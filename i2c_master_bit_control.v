==> flow/design.v <==
module master_bit_control
    (
        input       i_clk_master,
        input       i_reset,
        input       i_data_in,
        input [2:0] i_cmd,
        output      o_data_out,
        output      o_SCL,
        inout       io_SDA,
        output      o_testing
    );
    reg [7:0] r_clk_counter = 8'b0;
    reg       r_clk = 1'b0;  
    reg [15:0] r_ST_main;
    reg       r_SCL = 1'b1;
    reg       r_SDA = 1'b1;
    reg       r_data_out = 1'b0;
    wire w_clk;
    localparam [15:0] IDLE    = 16'b0;
    localparam [15:0] START_A = 16'b0000000000000001;
    localparam [15:0] START_B = 16'b0000000000000010;
    localparam [15:0] START_C = 16'b0000000000000011;
    localparam [15:0] START_D = 16'b0000000000000100;
    localparam [15:0] START_E = 16'b0000000000000101;
    localparam [15:0] WRITE_A = 16'b0000000000000110;
    localparam [15:0] WRITE_B = 16'b0000000000000111;
    localparam [15:0] WRITE_C = 16'b0000000000001000;
    localparam [15:0] WRITE_D = 16'b0000000000001001;
    localparam [15:0] READ_A =  16'b0000000000001010;
    localparam [15:0] READ_B =  16'b0000000000001011;
    localparam [15:0] READ_C =  16'b0000000000001100;
    localparam [15:0] READ_D =  16'b0000000000001101;
    localparam [15:0] STOP_A =  16'b0000000000001110;
    localparam [15:0] STOP_B =  16'b0000000000001111;
    localparam [15:0] STOP_C =  16'b0000000000010000;
    localparam [15:0] STOP_D =  16'b0000000000010001;
    always @(posedge i_reset or posedge i_clk_master)
        begin
            if (i_reset)
                begin
                    r_clk_counter <= 8'b0;
                    r_ST_main <= IDLE;
                end
            else
                begin
                    r_clk_counter <= r_clk_counter + 1;
                    if ( r_clk_counter == 8'b00110001 )  
                        begin
                            r_clk <= !r_clk;
                            r_clk_counter <= 8'b0;
                        end 
                end
        end
    assign o_testing = r_clk;
    assign w_clk = r_clk;
    always @(posedge w_clk or posedge i_reset ) 
        begin
            if (i_reset)
                begin
                    r_ST_main <= IDLE;
                end
            else
                begin
                    case (r_ST_main)
                    IDLE:
                        begin
                            case(i_cmd)
                                3'b001:  
                                    r_ST_main <= START_A;
                                3'b010:  
                                    r_ST_main <= WRITE_A;
                                3'b011:  
                                    r_ST_main <= READ_A;
                                3'b100:
                                    r_ST_main <= STOP_A;
                                default:
                                    r_ST_main <= IDLE;
                            endcase
                        r_SCL <= r_SCL;
                        r_SDA <= r_SDA;
                        end
                    START_A:
                        begin
                            r_SCL     <=     1'b1;
                            r_SDA     <=     1'b1;
                            r_ST_main <=     START_B;
                        end
                    START_B:
                        begin
                            r_SCL     <=     1'b1;
                            r_SDA     <=     1'b1;
                            r_ST_main <=     START_C;
                        end
                    START_C:
                        begin
                            r_SCL     <=     1'b1;
                            r_SDA     <=     1'b0;
                            r_ST_main <=     START_D;
                        end
                    START_D:
                        begin
                            r_SCL     <=     1'b0;
                            r_SDA     <=     1'b0;
                            r_ST_main <=     START_E;
                        end
                    START_E:
                        begin
                            r_SCL     <=     1'b0;
                            r_SDA     <=     1'b0;
                            r_ST_main <=     IDLE;
                        end
                    WRITE_A:
                        begin
                            r_SCL     <=    1'b0;
                            r_SDA     <=    i_data_in;
                            r_ST_main <=    WRITE_B;
                        end
                    WRITE_B:
                        begin
                            r_SCL     <=    1'b1;
                            r_SDA     <=    i_data_in;
                            r_ST_main <=    WRITE_C;
                        end
                    WRITE_C:
                        begin
                            r_SCL     <= 1'b1;
                            r_SDA     <= i_data_in;
                            r_ST_main <= WRITE_D;
                        end
                    WRITE_D:
                        begin
                            r_SCL     <= 1'b0;
                            r_SDA     <= i_data_in;
                            r_ST_main <= IDLE;
                        end
                    STOP_A:
                        begin
                            r_SCL     <= 1'b0;
                            r_SDA     <= 1'b0;
                            r_ST_main <= STOP_B;
                        end
                    STOP_B:
                        begin
                            r_SCL     <= 1'b1;
                            r_SDA     <= 1'b0;
                            r_ST_main <= STOP_C;
                        end
                    STOP_C:
                        begin
                            r_SCL     <= 1'b1;
                            r_SDA     <= 1'b1;
                            r_ST_main <= STOP_D;
                        end
                    STOP_D:
                        begin
                            r_SCL     <= 1'b1;
                            r_SDA     <= 1'b1;
                            r_ST_main <= IDLE;
                        end
                    READ_A:
                        begin
                            r_SCL          <= 1'b0;
                            r_data_out     <= r_data_out;
                            r_ST_main      <= READ_B;
                        end
                    READ_B:
                        begin
                            r_SCL          <= 1'b1;
                            r_data_out     <= io_SDA;
                            r_ST_main      <= READ_C;
                        end
                    READ_C:
                        begin
                            r_SCL          <= 1'b1;
                            r_data_out     <= io_SDA;
                            r_ST_main      <= READ_D;
                        end
                    READ_D:
                        begin
                            r_SCL          <= 1'b0;
                            r_data_out     <= r_data_out;
                            r_ST_main      <= IDLE;
                        end
                    endcase
                end
        end
    assign io_SDA = r_SDA;
    assign o_SCL = r_SCL;
    assign o_data_out = r_data_out;
endmodule
From RTL to reports: master_bit_control
The steps from the RTL of master_bit_control to its reports follow in flow order.
Line numbers count from 1 in the design file above.
Operators carry their Yosys type and port widths (W data, S select, Z words).
Library cell names are shortened.
A cell with -- has no value.
- top: master_bit_control
- clock input: i_clk_master
- library: sky130hd
- corner: tt_025C_1v80

After elaboration
Yosys after proc, flatten, opt, wreduce and memory -nomap, before mapping. Enables and synchronous resets that opt folds into registers are not counted as muxes. Memory bits, and registers merged into a memory's read port (data or address), are not among the register bits. Print and check cells are not counted. Equal cells are merged and count once.
- noted cells after elaboration: 8
- output and inout port bits: 4
- bits in registers at 9
- memory bits (read-only) at 0
- memory bits (writable) at 0
- word width x clocked read ports at 0
- latch bits: 0
- memories: 0
- input bits at 6
- $mul at 0
- reductions and logical operators at 2
- noted muxes and demuxes: 1
- bitwise gates (word level) at 1
- $lt $le $gt $ge at 0
- $add $sub $neg: 1
- eq/ne operators at 1
- div/mod/pow operators: 0
- shifts and indexed selects: 0
- operator list (cell ; count):
    $add A8 B1 Y8 const B ; 1
    $eq A8 B6 Y1 const B ; 1
    $mux W8 ; 1
    $reduce_and A2 Y1 ; 1
    $not A1 Y1 ; 1
    $logic_not A1 Y1 ; 1

Depth
Depth = most cells in a row (Yosys ltp): at word level without a register or memory, in the mapped netlist without a sequential cell, where the memories' decode and read muxes count.
- depth after elaboration at 2
- ABC_AREA at 0
- noted depth in mapped cells: 4
- gate-level depth less buffers: 4

Synthesis result
Yosys stat after the flow's synthesis: flattened, memories mapped to cells. It holds for the ABC_AREA given above (unset counts as 0); a run with the other value may have another netlist.
- cells by type (cell ; count ; total area (µm²)):
    dfrtp_1 ; 8 ; 200.192
    edfxtp_1 ; 1 ; 30.029
    xor2_1 ; 3 ; 26.275
    ha_1 ; 2 ; 25.024
    buf_4 ; 3 ; 22.522
    nor2_1 ; 6 ; 22.522
    xnor2_1 ; 2 ; 17.517
    nand3_1 ; 3 ; 15.014
    nor4_2 ; 1 ; 12.512
    inv_1 ; 3 ; 11.261
    a311o_1 ; 1 ; 10.01
    and4_2 ; 1 ; 10.01
    conb_1 ; 2 ; 7.507
    nand2_1 ; 2 ; 7.507
    nor3b_1 ; 1 ; 7.507
    nand4_1 ; 1 ; 6.256
    nor2b_1 ; 1 ; 6.256
    nor3_1 ; 1 ; 5.005
- cells in the netlist at 42
- noted flip-flop cells: 9
- buffer cells: 3
- noted mapped area: 442.9 µm²

Worst setup path after synthesis
OpenSTA on the mapped netlist: ideal clock, no wires. The path of least setup slack (recovery checks aside). Input and output delay are each 20% of the period. Register names are those of the netlist, which keeps one name where synthesis merged equal registers.
- path kind: register to register
- start point: register r_clk_counter[2]
- end point: register r_clk
- stages: 4
- slack: 1.146 ns
- required time at 2.048 ns
- noted buffers on the path: 0
- period at 2.36 ns
- time at the first pin: 0.000 ns
- data arrival time at 0.902 ns
- noted setup time: 0.312 ns
- noted path delay: 1.214 ns
- synthesis period reached at 1.214 ns
"path delay" is the arrival time less input delay plus setup time.
"stages" counts driving pins, that of a launching flip-flop among them; a cell with two outputs on the path counts twice.
"synthesis period reached" = period - worst setup slack (recovery checks aside). The figure is calculated, with input and output delays left at 20% of the set period.
Between the ends stands the longest chain of elaborated cells between them, by number of cells; it is not shown to be the way that was timed. Of several equally long chains one is given.
Each line given opens the expression or statement behind the cell; cells for indexed reads and writes are added by Yosys, which also makes memories of some case tables.
A register here has more assigning lines than the two given.
- cell sequence: dfrtp_1 nor4_2 nand2_1 nor3_1
- noted cells in the longest elaborated chain: 2
- elaborated cells between the ends (all ways) at 2
- noted source lines of those cells: 1
- ends and longest elaborated chain, after synthesis (element ; line ; RTL):
    from (decl) ; 12 ; reg [7:0] r_clk_counter = 8'b0;
    from (assign) ; 41 ; r_clk_counter <= 8'b0;
    from (assign) ; 46 ; r_clk_counter <= r_clk_counter + 1;
    $eq A8 B6 Y1 ; 47 ; if ( r_clk_counter == 8'b00110001 )
    $reduce_and A2 Y1 ; -- ;
    to (assign) ; 49 ; r_clk <= !r_clk;
    to (decl) ; 13 ; reg       r_clk = 1'b0;

--- runs ---
2 stored runs of master_bit_control in the flow (synthesis by Yosys, layout by OpenROAD, sky130hd cells), in arbitrary order. Constraints: input delay and output delay 20% of the set period each, output load 0.01 pF.

Stored run 1
Settings were period_ns = 1.84; CORE_UTILIZATION = 60; CORE_ASPECT_RATIO = 0.84; CORE_MARGIN = 6; CELL_PAD_IN_SITES_GLOBAL_PLACEMENT = 0; CAP_MARGIN = 35; MIN_ROUTING_LAYER = met2; MAX_ROUTING_LAYER = met5; SLEW_MARGIN = 20
- did not finish, floorplanning stopped with PDN-0185

Stored run 2
Settings were period_ns = 1.74; CORE_UTILIZATION = 70; PLACE_DENSITY_LB_ADDON = 0.0; CORE_ASPECT_RATIO = 1.57; CORE_MARGIN = 9; CELL_PAD_IN_SITES_GLOBAL_PLACEMENT = 2; CELL_PAD_IN_SITES_DETAIL_PLACEMENT = 0; GPL_ROUTABILITY_DRIVEN = 0; CTS_CLUSTER_DIAMETER = 146; CAP_MARGIN = 30; SLEW_MARGIN = 20
- did not finish, floorplanning stopped with PDN-0185
--- end ---
